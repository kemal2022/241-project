==> flow/design.v <==
module KeylessEntry (
    input wire clk,
    input wire reset,
    input wire [3:0] digit_in,
    input wire submit,
    output reg door_unlocked
);
parameter [15:0] STORED_CODE = 16'b1001_0010_1100_0111;
reg [15:0] entered_code;
reg [1:0] digit_count;
always @(posedge clk or posedge reset) begin
    if (reset) begin
        entered_code <= 16'b0;
        digit_count <= 2'b0;
        door_unlocked <= 1'b0;
    end else if (submit) begin
        if (entered_code == STORED_CODE) begin
            door_unlocked <= 1'b1;
        end else begin
            door_unlocked <= 1'b0;
        end
        entered_code <= 16'b0;
        digit_count <= 2'b0;
    end else if (digit_count < 4) begin
        entered_code <= {entered_code[11:0], digit_in};
        digit_count <= digit_count + 1;
    end
end
endmodule
module PeopleCounter (
    input wire clk,
    input wire reset,
    input wire sensor_in,
    input wire sensor_out,
    output reg [7:0] people_count,
    output reg door_locked
);
always @(posedge clk or posedge reset) begin
    if (reset) begin
        people_count <= 8'b0;
        door_locked <= 1'b1;
    end else begin
        if (sensor_in && !sensor_out) begin
            if (people_count < 255) begin
                people_count <= people_count + 1;
            end
        end else if (sensor_out && !sensor_in) begin
            if (people_count > 0) begin
                people_count <= people_count - 1;
            end
        end
        if (people_count == 0) begin
            door_locked <= 1'b1;
        end else begin
            door_locked <= 1'b0;
        end
    end
end
endmodule
module RemoteControlSystem (
    input wire clk,
    input wire reset,
    input wire [2:0] command,
    output reg refrigerator_on,
    output reg oven_on,
    output reg others_on
);
always @(posedge clk or posedge reset) begin
    if (reset) begin
        refrigerator_on <= 1'b0;
        oven_on <= 1'b0;
        others_on <= 1'b0;
    end else begin
        case (command)
            3'b001: refrigerator_on <= 1'b1;
            3'b010: refrigerator_on <= 1'b0;
            3'b011: oven_on <= 1'b1;
            3'b100: oven_on <= 1'b0;
            3'b101: others_on <= 1'b1;
            3'b110: others_on <= 1'b0;
            default: begin
                refrigerator_on <= refrigerator_on;
                oven_on <= oven_on;
                others_on <= others_on;
            end
        endcase
    end
end
endmodule
module AutomaticAirConditioning (
    input wire clk,
    input wire reset,
    input wire [7:0] temperature,
    output reg ac_on,
    output reg heater_on
);
parameter COOL_THRESHOLD = 8'd25;
parameter HEAT_THRESHOLD = 8'd18;
always @(posedge clk or posedge reset) begin
    if (reset) begin
        ac_on <= 1'b0;
        heater_on <= 1'b0;
    end else begin
        if (temperature > COOL_THRESHOLD) begin
            ac_on <= 1'b1;
            heater_on <= 1'b0;
        end else if (temperature < HEAT_THRESHOLD) begin
            ac_on <= 1'b0;
            heater_on <= 1'b1;
        end else begin
            ac_on <= 1'b0;
            heater_on <= 1'b0;
        end
    end
end
endmodule
module WindowControlSystem (
    input wire clk,
    input wire reset,
    input wire window_open,
    output reg heating_off,
    output reg cooling_off
);
always @(posedge clk or posedge reset) begin
    if (reset) begin
        heating_off <= 1'b0;
        cooling_off <= 1'b0;
    end else begin
        if (window_open) begin
            heating_off <= 1'b1;
            cooling_off <= 1'b1;
        end else begin
            heating_off <= 1'b0;
            cooling_off <= 1'b0;
        end
    end
end
endmodule
module SecuritySystem (
    input wire clk,
    input wire reset,
    input wire people_count_zero,
    output reg security_on
);
always @(posedge clk or posedge reset) begin
    if (reset) begin
        security_on <= 1'b0;
    end else begin
        if (people_count_zero) begin
            security_on <= 1'b1;
        end else begin
            security_on <= 1'b0;
        end
    end
end
endmodule
Reports on PeopleCounter
The steps from the RTL of PeopleCounter to its reports follow in flow order.
Line numbers count from 1 in the design file above.
Library cell names are shortened.
Not given: n/a

inputs
  top module = PeopleCounter
  clock input = clk
  standard-cell library = sky130hd
  library corner = tt_025C_1v80

Word-level counts
Counts by Yosys on the flattened word-level netlist (proc, flatten, opt, wreduce; memories kept). Register bits leave out memories and registers merged into their read ports (data or address). Print and check cells are left out. Cells with the same type and inputs are merged into one.

word-level totals
  register bits after elaboration = 9
  bits in latches = 0
  memory bits (writable) = 0
  bits in read-only memories = 0
  word width x clocked read ports = 0
  memories kept = 0
  output and inout port bits = 9
  word-level cells = 20

cells by class
  $add $sub $neg = 2
  multipliers = 0
  divide/modulo/power cells = 0
  $lt $le $gt $ge = 2
  equality and inequality tests = 1
  shift operators = 0
  muxes and demuxes = 5
  bitwise operators = 0
  reductions and logical operators = 8

operator list
  cell                                                                              number
  8-bit 2-to-1 mux                                                                  4
  8-bit by 1-bit adder with 8-bit output (second input constant)                    1
  8-bit by 1-bit subtractor with 8-bit output (second input constant)               1
  8-bit by 1-bit greater-than comparator with 1-bit output (second input constant)  1
  8-bit less-than comparator (second input constant)                                1
  8-bit logical NOT                                                                 1
  2-bit nonzero test                                                                2
  3-bit AND reduction                                                               1
  1-bit logical AND                                                                 2
  1-bit logical NOT                                                                 2
  2-bit by 1-bit inequality test with 1-bit output (second input constant)          1
  1-bit 2-to-1 mux                                                                  1

Longest topological paths
Longest topological path by Yosys (ltp), each cell counted once; first at word level (registers and memories cut), then after technology mapping (sequential cells cut; the memories' decode and read muxes count).

depth
  word-level depth = 4
  ABC_AREA = 0
  depth in mapped cells = 9

Netlist
Source: synth_stat.txt of the flow (Yosys; design flattened, memories mapped). It holds for the ABC_AREA given above (unset counts as 0); a run with the other value may have another netlist.
The area totals of this step are shown rounded.

cell types
  type      number  total area (µm²)
  dfrtp_1   8       200.192
  ha_1      7       87.584
  xnor2_1   5       43.792
  dfstp_2   1       26.275
  nand2_1   7       26.275
  a21oi_1   5       25.024
  o21ai_0   5       25.024
  o211ai_1  3       22.522
  fa_1      1       20.019
  xor2_1    2       17.517
  a211oi_1  2       15.014
  inv_1     4       15.014
  mux2_4    1       15.014
  buf_6     1       11.261
  mux2_2    1       11.261
  or4_4     1       11.261
  a211o_2   1       10.01
  o211a_1   1       10.01

Not listed: further types 11, cells in them 11.

synthesis totals
  standard cells after synthesis = 67
  synthesis area = 663 µm²
  flip-flop cells = 9
  buffers = 1

Timing after synthesis
Path of least setup slack by OpenSTA after synthesis, without wires, with an ideal clock, recovery checks aside; 20% of the period is set as input and as output delay. Where synthesis merged equal registers, the netlist keeps one of their names.

path after synthesis
  path type = input port to flip-flop
  from = in sensor_out
  to = reg people_count[6]
  clock period = 2.65 ns
  external input delay = 0.530 ns
  setup time = 0.125 ns
  time at the first pin = 0.530 ns
  data arrival time = 2.072 ns
  path slack = 0.453 ns
  delay of the path = 1.667 ns
  stages = 9
  synthesis period reached = 2.197 ns

"delay of the path" is the arrival time less input delay plus setup time.
"stages" counts driving pins, that of a launching flip-flop among them; a cell with two outputs on the path counts twice.
"synthesis period reached" is the clock period less the worst setup slack; recovery checks do not enter. This is arithmetic on one report: input and output delays are still those of the set period (20% each).
Between the ends stands the longest chain of elaborated cells between them, by number of cells; it is not shown to be the way that was timed. Of several equally long chains one is given.
A line is the first line of the expression or statement that the cell stems from. Yosys adds cells for indexed reads and writes and turns some case tables into memories.
A register here has more assigning lines than the two given.

between the ends, after synthesis
  path through = inv_1 > ha_1 > inv_1 > fa_1 > a21oi_1 > o211ai_1 > a21oi_1 > xnor2_1 > mux2_4
  cells in the longest elaborated chain = 4

RTL lines, path after synthesis
  element                                           RTL line  text
  start: declaration                                34        input wire sensor_out,
  1-bit logical NOT                                 43        if (sensor_in && !sensor_out) begin
  1-bit logical AND                                 43
  2-bit by 1-bit inequality test with 1-bit output  n/a
  3-bit AND reduction                               n/a
  end: assignment                                   45        people_count <= people_count + 1;
  end: assignment                                   49        people_count <= people_count - 1;
  end: declaration                                  35        output reg [7:0] people_count,

==> results <==
PeopleCounter on sky130hd: 2 stored runs with different settings, listed in no order. Input and output delays are each 20% of the period that was set; the output load is 0.01 pF.
Among the settings, . means not set for that run.

item                    entry A  entry B
period_ns               1.66     2.54
CORE_UTILIZATION        58       72
SETUP_SLACK_MARGIN      0.4      .
PLACE_DENSITY_LB_ADDON  0.11     .
HOLD_SLACK_MARGIN       0.05     .
ABC_AREA                0        .
GPL_TIMING_DRIVEN       1        .
CTS_CLUSTER_SIZE        89       .
CTS_CLUSTER_DIAMETER    177      .
CAP_MARGIN              40       20
SLEW_MARGIN             35       20
CORE_MARGIN             2        2

Entry A: stopped before the end: clock tree synthesis reported DPL-0038
Entry B: stopped before the end: floorplanning reported PDN-0185
